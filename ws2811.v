==> flow/design.v <==
module ws2811
  #(
    parameter NUM_LEDS          = 4,           
    parameter SYSTEM_CLOCK      = 100_000_000  
    )
   (
    input                              clk,           
    input                              reset,         
    output                             data_request,  
    output                             new_address,   
    output reg [LED_ADDRESS_WIDTH-1:0] address,       
    input [7:0]                        red_in,        
    input [7:0]                        green_in,      
    input [7:0]                        blue_in,       
    output reg                         DO             
    );
   function integer log2;
      input integer                    value;
      begin
         value = value-1;
         for (log2=0; value>0; log2=log2+1)
           value = value>>1;
      end
   endfunction
   localparam integer LED_ADDRESS_WIDTH = log2(NUM_LEDS);          
   localparam integer CYCLE_COUNT         = SYSTEM_CLOCK / 800000;
   localparam integer H0_CYCLE_COUNT      = 0.32 * CYCLE_COUNT;
   localparam integer H1_CYCLE_COUNT      = 0.64 * CYCLE_COUNT;
   localparam integer CLOCK_DIV_WIDTH     = log2(CYCLE_COUNT);
   localparam integer RESET_COUNT         = 100 * CYCLE_COUNT;
   localparam integer RESET_COUNTER_WIDTH = log2(RESET_COUNT);
   reg [CLOCK_DIV_WIDTH-1:0]             clock_div;            
   reg [RESET_COUNTER_WIDTH-1:0]         reset_counter;        
   localparam STATE_RESET    = 3'd0;
   localparam STATE_LATCH    = 3'd1;
   localparam STATE_PRE      = 3'd2;
   localparam STATE_TRANSMIT = 3'd3;
   localparam STATE_POST     = 3'd4;
   reg [2:0]                           state;               
   localparam COLOR_G     = 2'd0;
   localparam COLOR_R     = 2'd1;
   localparam COLOR_B     = 2'd2;
   reg [1:0]                           color;               
   reg [7:0]                           red;
   reg [7:0]                           green;
   reg [7:0]                           blue;
   reg [7:0]                           current_byte;        
   reg [2:0]                           current_bit;         
   wire                                reset_almost_done;
   wire                                led_almost_done;
   assign reset_almost_done = (state == STATE_RESET) && (reset_counter == RESET_COUNT-1);
   assign led_almost_done   = (state == STATE_POST)  && (color == COLOR_B) && (current_bit == 0) && (address != 0);
   assign data_request = reset_almost_done || led_almost_done;
   assign new_address  = (state == STATE_PRE) && (current_bit == 7);
   always @ (posedge clk) begin
      if (reset) begin
         address <= 0;
         state <= STATE_RESET;
         DO <= 0;
         reset_counter <= 0;
         color <= COLOR_G;
         current_bit <= 7;
      end
      else begin
         case (state)
           STATE_RESET: begin
              DO <= 0;
              if (reset_counter == RESET_COUNT-1) begin
                 reset_counter <= 0;
                 state <= STATE_LATCH;
              end
              else begin
                 reset_counter <= reset_counter + 1;
              end
           end  
           STATE_LATCH: begin
              red <= red_in;
              blue <= blue_in;
              address <= address + 1;
              color <= COLOR_G;
              current_byte <= green_in;
              current_bit <= 7;
              state <= STATE_PRE;
           end
           STATE_PRE: begin
              clock_div <= 0;
              DO <= 1;
              state <= STATE_TRANSMIT;
           end
           STATE_TRANSMIT: begin
              if (current_byte[7] == 0 && clock_div >= H0_CYCLE_COUNT) begin
                 DO <= 0;
              end
              else if (current_byte[7] == 1 && clock_div >= H1_CYCLE_COUNT) begin
                 DO <= 0;
              end
              if (clock_div == CYCLE_COUNT-1) begin
                 state <= STATE_POST;
              end
              else begin
                 clock_div <= clock_div + 1;
              end
           end
           STATE_POST: begin
              if (current_bit != 0) begin
                 current_byte <= {current_byte[6:0], 1'b0};
                 case (current_bit)
                    7: current_bit <= 6;
                    6: current_bit <= 5;
                    5: current_bit <= 4;
                    4: current_bit <= 3;
                    3: current_bit <= 2;
                    2: current_bit <= 1;
                    1: current_bit <= 0;
                 endcase
                 state <= STATE_PRE;
              end
              else begin
                 case (color)
                    COLOR_G: begin
                       color <= COLOR_R;
                       current_byte <= red;
                       current_bit <= 7;
                       state <= STATE_PRE;
                    end
                   COLOR_R: begin
                      color <= COLOR_B;
                      current_byte <= blue;
                      current_bit <= 7;
                      state <= STATE_PRE;
                   end
                   COLOR_B: begin
                      if (address == 0) begin
                         state <= STATE_RESET;
                      end
                      else begin
                         state <= STATE_LATCH;
                      end
                   end
                 endcase  
              end
           end
         endcase
      end
   end
endmodule
Step by step through the tools: ws2811
The steps from the RTL of ws2811 to its reports follow in flow order.
Lines are those of the file above, counted from 1.
Library cell names are shortened.
A cell with n/a has no value.
Set-up
  design top: ws2811
  clock: clk
  library: sky130hd
  library corner: tt_025C_1v80

After elaboration
Yosys after proc, flatten, opt, wreduce and memory -nomap, before mapping. Memory bits, and registers merged into a memory's read port (data or address), are not among the register bits. Print and check cells are not counted. Equal cells are merged and count once.
Cells by class
  add/sub/neg operators: 3
  magnitude comparators: 2
  eq/ne operators: 25
  muxes and demuxes: 22
  bitwise gates (word level): 2
  reductions and logical operators: 26
Operator list (number)
  8-bit case mux with 2-bit select: 2
  3-bit case mux with 7-bit select: 1
  3-bit == test with constant B: 5
  3-bit case mux with 5-bit select: 1
  3-bit 2-to-1 mux: 5
  14-bit by 1-bit adder with 14-bit output with constant B: 1
  14-bit == test with constant B: 1
  7-bit case mux with 2-bit select: 1
  14-bit 2-to-1 mux: 1
  3-bit by 2-bit == test with 1-bit output with constant B: 4
  3-bit AND reduction: 4
  3-bit case mux with 2-bit select: 2
  3-bit != test with constant B: 3
  9-bit != test with constant B: 1
  2-bit != test with constant B: 4
  4-bit != test with constant B: 2
  8-bit 2-to-1 mux: 1
  2-bit case mux with 2-bit select: 2
  1-bit logical AND: 7
  7-bit by 1-bit adder with 7-bit output with constant B: 1
  7-bit by 6-bit greater-or-equal comparator with 1-bit output with constant B: 1
  7-bit greater-or-equal comparator with constant B: 1
  7-bit == test with constant B: 1
  7-bit 2-to-1 mux: 1
  2-bit nonzero test: 3
  3-bit by 1-bit == test with 1-bit output with constant B: 2
  3-bit logical NOT: 2
  3-bit nonzero test: 2
Other operator kinds: 13; their cells: 18.
Word-level totals
  register bits after elaboration: 56
  bits of input ports: 26
  output and inout bits: 5
  word-level cells: 90

Logic depth
Yosys ltp: most cells in a row. Word level: on the elaborated netlist, between registers, memories and ports. Mapped: between sequential cells and ports; inverters and the memories' decode and read muxes count.
Depth
  depth in word-level cells: 5
  ABC_AREA: 0
  depth in mapped cells: 8
  depth with buffers taken out: 6

Synthesis result
Yosys stat after the flow's synthesis: flattened, memories mapped to cells. It holds for the ABC_AREA given above (unset counts as 0); a run with the other value may have another netlist.
Mapped netlist
  cells in the netlist: 262
  mapped area: 2787.7 um^2
  area of sequential cells: 1491.4 um^2
  flip-flop cells: 59
  buffer cells: 12
Cell types
  edfxtp_1: number 31, total area 930.893 um^2
  dfxtp_1: number 28, total area 560.538 um^2
  ha_1: number 8, total area 100.096 um^2
  mux2i_1: number 10, total area 100.096 um^2
  nor2_1: number 26, total area 97.594 um^2
  xnor2_1: number 10, total area 87.584 um^2
  xor2_1: number 8, total area 70.067 um^2
  inv_1: number 18, total area 67.565 um^2
  nand2_1: number 17, total area 63.811 um^2
  o21ai_0: number 11, total area 55.053 um^2
  o211ai_1: number 7, total area 52.55 um^2
  nand3_1: number 10, total area 50.048 um^2
  nor2b_1: number 7, total area 43.792 um^2
  and2_1: number 6, total area 37.536 um^2
  nand4_1: number 5, total area 31.28 um^2
  a21oi_1: number 6, total area 30.029 um^2
  or4b_4: number 2, total area 27.526 um^2
  nor4_1: number 4, total area 25.024 um^2
Not listed: further types 32, cells in them 48.

Worst setup path after synthesis
Path of least setup slack by OpenSTA after synthesis, without wires, with an ideal clock, recovery checks aside; 20% of the period is set as input and as output delay. Where synthesis merged equal registers, the netlist keeps one of their names.
Path after synthesis
  path type: register to output
  from: reg reset_counter[0]
  to: out data_request
  period: 2760 ps
  output delay: 552 ps
  time at the first pin: 0 ps
  arrival time: 1586 ps
  required time: 2208 ps
  path slack: 622 ps
  path delay: 1586 ps
  stages on the path: 5
  path buffers: 0
  synthesis period reached: 2138 ps
"path delay" is the arrival time less input delay plus setup time.
A path that ends at an output port has no setup time.
"stages on the path": output pins that drive a net of the path, with the launching flip-flop's if there is one; two outputs of one cell count as two.
"synthesis period reached" is the clock period less the worst setup slack; recovery checks do not enter. This is arithmetic on one report: input and output delays are still those of the set period (20% each).
Between the ends stands the longest chain of elaborated cells between them, by number of cells; it is not shown to be the way that was timed. Of several equally long chains one is given.
A line is the first line of the expression or statement that the cell stems from. Yosys adds cells for indexed reads and writes and turns some case tables into memories.
A register here has more assigning lines than the two given.
On the way, after synthesis
  cells stage by stage: dfxtp_1 -> ha_1 -> or4b_4 -> nor4_4 -> a21o_2
  cells in the longest elaborated chain: 3
  elaborated cells between the ends (all ways): 3
  those cells by class: 1 x eq/ne; 2 x reduce/logical
Ends and longest elaborated chain, after synthesis
  start: declaration: line 33  | reg [RESET_COUNTER_WIDTH-1:0]         reset_counter;
  start: assignment: line 60  | reset_counter <= 0;
  start: assignment: line 73  | reset_counter <= reset_counter + 1;
  14-bit == test: line 51  | assign reset_almost_done = (state == STATE_RESET) && (reset_counter == RESET_COUNT-1);
  1-bit logical AND: line 51
  1-bit logical OR: line 53  | assign data_request = reset_almost_done || led_almost_done;
  end: declaration: line 9  | output                             data_request,

Worst path after layout
Path of least setup slack in the final report of run A (OpenROAD, finished layout, wires in). Where an end is a register, its clock arrival counts in the times.
The report prints the path's times to 10 ps; the period is as set.
Path post-layout
  path type: register to output
  from: reg reset_counter[1]
  to: out data_request
  period: 2290 ps
  output delay: 460 ps
  time at the first pin: 340 ps
  arrival time: 1880 ps
  required time: 1830 ps
  path slack: -50 ps
  stages on the path: 6
  path buffers: 1
Between the ends stands the longest chain of elaborated cells between them, by number of cells; it is not shown to be the way that was timed. Of several equally long chains one is given.
A register here has more assigning lines than the two given.
On the way, post-layout
  cells stage by stage: dfxtp_4 -> ha_4 -> or4b_4 -> nor4_4 -> a21o_2 -> buf_6
  cells in the longest elaborated chain: 3
  elaborated cells between the ends (all ways): 3
  those cells by class: 1 x eq/ne; 2 x reduce/logical
Ends and longest elaborated chain, post-layout
  start: declaration: line 33  | reg [RESET_COUNTER_WIDTH-1:0]         reset_counter;
  start: assignment: line 60  | reset_counter <= 0;
  start: assignment: line 73  | reset_counter <= reset_counter + 1;
  14-bit == test: line 51  | assign reset_almost_done = (state == STATE_RESET) && (reset_counter == RESET_COUNT-1);
  1-bit logical AND: line 51
  1-bit logical OR: line 53  | assign data_request = reset_almost_done || led_almost_done;
  end: declaration: line 9  | output                             data_request,

--- measured runs ---
Measured data: module ws2811, platform sky130hd, 2 stored runs of the flow under differing settings, order arbitrary. Input and output delays are each 20% of the period that was set; the output load is 0.01 pF.
By "clock period achieved" is meant the clock period of the run minus its worst setup slack. This is arithmetic on one report: input and output delays are still those of the set period (20% each).
By "worst setup path time" is meant the share of the clock period that the worst setup path is allowed (20% is reserved at inputs, 20% at outputs), minus its slack. Clock arrival times at its registers enter into it.
"power" is the tool's figure for a default switching activity; nothing was simulated.
"worst setup path time" is known to 10 ps.

==> run A: settings <==
{ "period_ns": 2.29, "CORE_UTILIZATION": 39, "SETUP_SLACK_MARGIN": -0.06, "GPL_TIMING_DRIVEN": 0, "CTS_CLUSTER_SIZE": 70, "CAP_MARGIN": 35, "MIN_ROUTING_LAYER": "met2", "MAX_ROUTING_LAYER": "met5", "CORE_MARGIN": 2, "SLEW_MARGIN": 20 }
==> run A: results <==
worst hold slack in the final report: 520 ps
power: 0.002236 W
area of the synthesized netlist: 2787.7 um^2
area inside the die boundary: 7840.2 um^2
utilization after layout: 0.51
worst setup path time: 1880 ps
critical path kind: register to output
clock period achieved: 2341 ps
standard-cell area after routing: 3502.1 um^2
lowest setup slack: -51 ps
setup total negative slack: -51 ps

==> run B: settings <==
{ "period_ns": 3.26, "CORE_UTILIZATION": 66, "SETUP_SLACK_MARGIN": 0.79, "PLACE_DENSITY_LB_ADDON": 0.15, "CORE_MARGIN": 8, "CELL_PAD_IN_SITES_DETAIL_PLACEMENT": 2, "TNS_END_PERCENT": 5, "CAP_MARGIN": 20, "SLEW_MARGIN": 20 }
==> run B: results <==
unfinished; error DPL-0033 in placement
--- end ---
